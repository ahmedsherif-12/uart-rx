==> flow/design.v <==
module data_sampling (
    input wire clk,
    input wire rst,
    input wire RX_IN,
    input wire [4:0] prescale,
    input wire [4:0] edge_cnt,
    input wire data_samp_en,
    output reg sampled_bit
);
reg [2:0] data;  
always @(posedge clk or negedge rst) 
    begin
        if (!rst)
            begin
                sampled_bit<=0;
                data<=0;
            end
        else
            begin
                if(data_samp_en)
                    begin
                        if(edge_cnt==((prescale>>1)-1) || edge_cnt==((prescale>>1)) || edge_cnt==((prescale>>1)+1) )
                            data<={data,RX_IN};
                        else
                            begin
                                data<=data;
                                if (edge_cnt>((prescale>>1)+1)) 
                                    begin
                                        case (data)
                                          3'b000:
                                            sampled_bit<=1'b0;
                                          3'b001:
                                            sampled_bit<=1'b0;    
                                          3'b010:
                                            sampled_bit<=1'b0;
                                          3'b011:
                                            sampled_bit<=1'b1;
                                          3'b100:
                                            sampled_bit<=1'b0;
                                          3'b101:
                                            sampled_bit<=1'b1;
                                          3'b110:
                                            sampled_bit<=1'b1;
                                          3'b111:
                                            sampled_bit<=1'b1;
                                        endcase 
                                    end
                                else
                                    begin
                                        sampled_bit<=0;
                                        data<=0;  
                                    end
                            end
                    end
                else
                    begin
                        sampled_bit<=0;
                        data<=0;
                    end
            end
    end
endmodule
# From RTL to reports: data_sampling
# What the tools print for data_sampling, step after step.
# Lines are those of the file above, counted from 1.
# Library cell names are shortened.
# The mark n/a stands for no value.
# inputs
top	data_sampling
clk_port	clk
library	sky130hd
pvt_corner	tt_025C_1v80

# Elaborated design
# Counts by Yosys on the flattened word-level netlist (proc, flatten, opt, wreduce; memories kept). Register bits leave out memories and registers merged into their read ports (data or address). Print and check cells are left out. Cells with the same type and inputs are merged into one.
# Memory sizes are those after Yosys's memory passes, which may raise the word count (mostly to a power of two), join words into wider ones and drop unused or constant bits.
# word_totals
register_bits	4
romBits	8
memories	1
input_bits	14
output_inout_bits	1
wordCells	19
# classes
n_addsub	2
n_cmp	1
equal	5
n_mux	6
reduce_logical	2
# mem_list
memory	size	word_bits	read_ports	wr	line_no	rtl
(no name shown)	8	1	1	0	29	case (data)
# ops
operator	n
== test 5 x 32 -> 1 bit	2
two-way mux 3 bit	3
adder 4 x 1 -> 5 bit with constant B	1
subtractor 4 x 1 -> 5 bit with constant B	1
== test 5 x 4 -> 1 bit	1
greater-than comparator 5 bit	1
!= test 3 bit with constant B	1
two-way mux 1 bit	3
logical OR 1 bit	2
!= test 2 bit with constant B	1

# Depth
# Yosys ltp: most cells in a row. Word level: on the elaborated netlist, between registers, memories and ports. Mapped: between sequential cells and ports; inverters and the memories' decode and read muxes count.
# depth
ltp_word	6
abc_area	0
mapped_depth	9

# Netlist
# The flow's flattened synthesis, as Yosys stat reports it; memories are mapped. The netlist is that of the ABC_AREA named above (0 if unset); the other value can give another one.
# mapped
cell_count	56
synth_area_um2	489.2
seq_area_um2	100.1
flip_flops	4
# types
cell_type	n	type_area_um2
dfrtp_1	4	100.096
ha_1	7	87.584
mux2i_1	5	50.048
xor2_1	5	43.792
nand2_1	9	33.782
xnor2_1	3	26.275
nand3_1	5	25.024
o211ai_4	1	21.27
inv_1	5	18.768
buf_6	1	11.261
a21oi_1	2	10.01
maj3_1	1	10.01
nor3_2	1	10.01
nand4b_1	1	8.758
a31oi_1	1	6.256
and3_1	1	6.256
nor2b_1	1	6.256
nor3_1	1	5.005
# Other cell types: 2; their cells: 2.

# Path before layout
# OpenSTA on the mapped netlist: ideal clock, no wires. The path of least setup slack (recovery checks aside). Input and output delay are each 20% of the period. Register names are those of the netlist, which keeps one name where synthesis merged equal registers.
# synth_timing
path_kind	input -> register
from	input port prescale[3]
to	register data[0]
clock_period_ps	1920
arrival_ps	1628
t_required_ps	1841
setup_slack_ps	213
path_delay_ps	1323
stages	9
synth_period_reached_ps	1707
# "path_delay_ps" is the arrival time less input delay plus setup time.
# "stages": output pins that drive a net of the path, with the launching flip-flop's if there is one; two outputs of one cell count as two.
# "synth_period_reached_ps" is the clock period less the worst setup slack; recovery checks do not enter. This is arithmetic on one report: input and output delays are still those of the set period (20% each).
# The rows between start and end are the longest chain of elaborated cells between them; the timing report does not say that the signal goes this way. Where chains are equally long, one stands for them.
# Each line given opens the expression or statement behind the cell; cells for indexed reads and writes are added by Yosys, which also makes memories of some case tables.
# A register here has more assigning lines than the two given.
# synth_between
path_cell_list	buf_6 -> nand3_1 -> xor2_1 -> ha_1 -> and3_1 -> o21ai_0 -> a31oi_1 -> nand2_1 -> mux2i_1
elab_chain_cells	6
cone_cells	12
# synth_lines
element	line_no	rtl
start, declared	5	input wire [4:0] prescale,
subtractor 4 x 1 -> 5 bit	22	if(edge_cnt==((prescale>>1)-1) || edge_cnt==((prescale>>1)) || edge_cnt==((prescale>>1)+1) )
== test 5 x 32 -> 1 bit	22
logical OR 1 bit x2	22
two-way mux 3 bit	22
two-way mux 3 bit	20	if(data_samp_en)
end, assigned	23	data<={data,RX_IN};
end, assigned	26	data<=data;
end, declared	10	reg [2:0] data;

# Record of 2 stored runs of the RTL-to-layout flow on data_sampling, platform sky130hd. The runs are unordered. Constraints: input delay and output delay 20% of the set period each, output load 0.01 pF.
# A setting shown as . is not set for that run.
run	period_ns	CORE_UTILIZATION	PLACE_DENSITY_LB_ADDON	HOLD_SLACK_MARGIN	CORE_ASPECT_RATIO	CORE_MARGIN	TNS_END_PERCENT	GPL_TIMING_DRIVEN	CTS_CLUSTER_SIZE	MAX_ROUTING_LAYER	CAP_MARGIN	SLEW_MARGIN	SETUP_SLACK_MARGIN	CELL_PAD_IN_SITES_DETAIL_PLACEMENT	ABC_AREA	GPL_ROUTABILITY_DRIVEN	CTS_CLUSTER_DIAMETER
entry A	2.28	34	0.07	0.22	1.78	3	20	0	58	met4	20	20	.	.	.	.	.
entry B	1.22	67	0.21	.	1.05	2	.	1	.	.	30	5	-0.12	0	0	0	166
# Entry A: incomplete, floorplanning halted on PDN-0185
# Entry B: incomplete, floorplanning halted on PDN-0185
